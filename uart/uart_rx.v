==> flow/design.v <==
module uart_rx #(
    parameter CLOCK_RATE = 100000000,
    parameter BAUD_RATE = 115200,
    parameter OVR = 16,
    parameter PARITY = 1
)(
    input rst,
    input clk,
    input rx,
    output reg ready,
    output reg error,
    output reg [7:0] val
);
initial begin
    ready = 0;
    error = 0;
    val = 0;
end
parameter S_IDLE       = 3'b00;
parameter S_DATA_BITS  = 3'b01;
parameter S_STOP_BIT   = 3'b10;
reg [1:0] state = S_IDLE;
wire search_en;
assign search_en = (state == S_IDLE) ? 1 : 0;
wire clk_baud;
wire bitval;
simple_sync #(CLOCK_RATE, BAUD_RATE) sync (rst, clk, search_en, rx, clk_baud, bitval);
reg [2:0] at_bit = 0;
wire clk_en;
to_clk_en to_clk_en(rst, clk, clk_baud, clk_en);
always@(posedge clk)
    if(rst) begin
        ready <= 0;
        error <= 0;
        val <= 0;
        at_bit <= 0;
    end else if(clk_en) begin
        case(state)
            default:
                state <= S_IDLE;
            S_IDLE: begin
                state <= S_DATA_BITS;
                ready <= 0;
                error <= 0;
                val <= 0;
                at_bit <= 0;
            end
            S_DATA_BITS: begin
                state <= S_DATA_BITS;
                at_bit <= at_bit + 1;
                val <= (val >> 1) | (bitval << 7);
                if(at_bit == 7) begin
                    state <= S_STOP_BIT;
                end
            end
            S_STOP_BIT: begin
                state <= S_IDLE;
                error <= (error | ~bitval);
                ready <= ~(error | ~bitval);
            end
        endcase
    end
endmodule
module ovr_sync #(
    parameter CLOCK_RATE = 100000000,
    parameter BAUD_RATE = 115200,
    parameter OVR = 8
) (
    input rst,
    input clk,
    input search_en,
    input rx,
    output reg clk_baud,
    output reg val
);
initial begin
    clk_baud = 0;
    val = 0;
end
parameter RATE = CLOCK_RATE / (BAUD_RATE * OVR);
parameter WIDTH = $clog2(RATE);
parameter WIDTH_OVR = $clog2(OVR);
reg [WIDTH:0] counter = 0;
reg [OVR-1: 0] last_vals = {OVR{1'b1}};
reg [WIDTH_OVR:0] counter2 = 0;
integer i;
reg [WIDTH_OVR:0] last_vals_sum;
always@(last_vals) begin
    last_vals_sum = 0;
    for(i=0; i<OVR; i=i+1)
        last_vals_sum = last_vals_sum + last_vals[i];
end
wire cur;
assign cur = last_vals_sum < (OVR/2) ? 0 : 1;
always@(posedge clk) begin
    if(rst) begin
        counter <= 0;
        last_vals <= {OVR{1'b1}};
        counter2 <= 0;
        clk_baud <= 0;
        val <= 0;
    end else begin
        counter <= counter + 1;
        if(counter >= RATE - 1) begin
            counter <= 0;
            last_vals <= (last_vals << 1) | rx;
            if(search_en) begin
                if(~last_vals[OVR-1] & ~cur) begin
                    counter2 <= 0;
                    clk_baud <= 1;
                    val <= cur;
                end else begin
                    clk_baud <= 0;
                    val <= 0;
                end
            end else begin
                counter2 <= counter2 + 1;
                if(counter2 >= OVR - 1) begin
                    counter2 <= 0;
                    val <= cur;
                end
                clk_baud <= counter2 < (OVR/2) ? 1 : 0;
            end
        end
    end
end
endmodule
module simple_sync #(
    parameter CLOCK_RATE = 100000000,
    parameter BAUD_RATE = 115200
) (
    input rst,
    input clk,
    input search_en,
    input rx,
    output reg clk_baud,
    output reg val
);
initial begin
    clk_baud = 1;
    val = 0;
end
parameter RATE = CLOCK_RATE / (BAUD_RATE * 2);
parameter WIDTH = $clog2(RATE);
reg [WIDTH:0] counter = 0;
reg started = 0;
always@(posedge clk) begin
    if(rst) begin
        counter <= 0;
        started <= 0;
        clk_baud <= 1;
        val <= 0;
    end else begin
        if(counter < RATE-1) begin
            counter <= counter + 1;
        end else begin
            counter <= 0;
            val <= started ? rx : 0;
            clk_baud <= started ? ~clk_baud : 1;
        end
        if(started) begin
            if(search_en & clk_baud) begin
                started <= 0;
                clk_baud <= 1;
            end
        end else begin
            if(search_en & ~rx) begin
                started <= 1;
                clk_baud <= 0;
                counter <= 0;
            end
        end
    end
end
endmodule
module to_clk_en(
    input rst,
    input clk,
    input clk_in,
    output reg clk_en
);
reg buffer;
always@(posedge clk) begin
    if(rst) begin
        buffer <= clk;
        clk_en <= 0;
    end else begin
        if(!buffer & clk_in) clk_en <= 1;
        else clk_en <= 0;
        buffer <= clk_in;
    end
end
endmodule
## Reports on uart_rx

Tool output for the design above, in the order of the flow.
Lines are those of the file above, counted from 1.
Operators carry their Yosys type and port widths (W data, S select, Z words).
Library cell names are shortened.
The mark n/a stands for no value.

| design | value |
|---|---|
| design top | uart_rx |
| clock | clk |
| cell library | sky130hd |
| timing corner | tt_025C_1v80 |

## After elaboration

Yosys after proc, flatten, opt, wreduce and memory -nomap, before mapping. Memory bits, and registers merged into a memory's read port (data or address), are not among the register bits. Print and check cells are not counted. Equal cells are merged and count once.

| cells by class | value |
|---|---|
| $add $sub $neg | 2 |
| order comparisons | 1 |
| equal/unequal tests | 3 |
| multiplexer cells | 21 |
| bitwise operators | 10 |
| reductions and logical operators | 7 |

Operators with widths:

| cell | count |
|---|---|
| $mux W10 | 3 |
| $pmux W8 S2 | 1 |
| $mux W1 | 12 |
| $add A10 B1 Y10 const B | 1 |
| $lt A10 B9 Y1 const B | 1 |
| $or A7 B8 Y8 | 1 |
| $reduce_and A2 Y1 | 3 |
| $pmux W3 S2 | 1 |
| $not A1 Y1 | 5 |
| $reduce_bool A2 Y1 | 2 |
| $pmux W2 S2 | 1 |
| $pmux W1 S2 | 2 |
| $and A1 B1 Y1 | 3 |
| $add A3 B1 Y3 const B | 1 |
| $eq A3 B3 Y1 const B | 1 |
| $eq A2 B1 Y1 const B | 1 |
| $eq A2 B2 Y1 const B | 1 |
| $logic_not A2 Y1 | 1 |
| $mux W2 | 1 |
| $or A1 B1 Y1 | 1 |
| $logic_not A1 Y1 | 1 |

| bit counts | value |
|---|---|
| register bits | 30 |
| output and inout port bits | 10 |

## Logic depth

Yosys ltp: most cells in a row. Word level: on the elaborated netlist, between registers, memories and ports. Mapped: between sequential cells and ports; inverters and the memories' decode and read muxes count.

| logic depth | value |
|---|---|
| depth after elaboration | 5 |
| ABC_AREA | 1 |
| gate-level depth with buffers | 9 |
| gate-level depth less buffers | 9 |

## After synthesis

The flow's flattened synthesis, as Yosys stat reports it; memories are mapped. The netlist is that of the ABC_AREA named above (0 if unset); the other value can give another one.
Totals and module areas in this step are rounded.

| mapped netlist | value |
|---|---|
| cells in the netlist | 162 |
| mapped area | 1270 µm² |
| sequential part of the area | 621 µm² |
| flip-flops | 30 |
| buffer cells | 5 |

Cells by type:

| cell type | count | area in all (µm²) |
|---|---|---|
| dfxtp_1 | 28 | 560.538 |
| nand2_1 | 30 | 112.608 |
| nor2_1 | 24 | 90.086 |
| nand3_1 | 16 | 80.077 |
| a21oi_1 | 15 | 75.072 |
| edfxtp_1 | 2 | 60.058 |
| inv_1 | 15 | 56.304 |
| ha_1 | 4 | 50.048 |
| xor2_1 | 4 | 35.034 |
| nand2_2 | 4 | 25.024 |
| buf_2 | 4 | 20.019 |
| o21ai_0 | 4 | 20.019 |
| nand3_4 | 1 | 17.517 |
| xnor2_1 | 2 | 17.517 |
| nor2_2 | 2 | 12.512 |
| nand2_4 | 1 | 11.261 |
| a22oi_1 | 1 | 7.507 |
| or2_1 | 1 | 6.256 |

Other cell types: 4; their cells: 4.

Appendix: measured runs

Record of 2 stored runs of the RTL-to-layout flow on uart_rx, platform sky130hd. The runs are unordered. Constraints: input delay and output delay 20% of the set period each, output load 0.01 pF.
"clock period reached" = clock period - worst setup slack. The figure is calculated, with input and output delays left at 20% of the set period.
"time of the worst setup path" = time allowed to the worst setup path (clock period - input delay - output delay, where it has them) - its slack; a late launch clock adds to it, a late capture clock takes from it.
By "power" is meant OpenSTA's value without simulated activity: inputs other than the clock are taken to toggle once in ten clock periods, and the tool carries that through the logic.
Values from the reports are rounded here.
Settings: -- = not set for that run.

| run name | period_ns | CORE_UTILIZATION | CORE_ASPECT_RATIO | CORE_MARGIN | TNS_END_PERCENT | ABC_AREA | GPL_TIMING_DRIVEN | CTS_CLUSTER_SIZE | CAP_MARGIN | SLEW_MARGIN | lowest setup slack (ns) | area inside the die boundary (µm²) | time of the worst setup path (ns) | type of the worst setup path | chip area after synthesis (Yosys) (µm²) | clock period reached (ns) | power (µW) | summed negative setup slack (ns) | worst hold slack in the final report (ns) | utilization after layout (%) |
|---|---|---|---|---|---|---|---|---|---|---|---|---|---|---|---|---|---|---|---|---|
| run 1 | 2.67 | 72 | 1.97 | 5 | 75 | 1 | 0 | 27 | 20 | 20 | 0.756 | 2760 | 1.38 | flip-flop to output port | 1270 | 1.914 | 870 | 0.000 | -0.083 | 86.7 |
| run 2 | 2.99 | 40 | -- | 2 | -- | -- | -- | -- | 20 | 20 | 1.04 | 3460 | 1.36 | flip-flop to output port | 1200 | 1.953 | 763 | 0.000 | -0.103 | 50.2 |
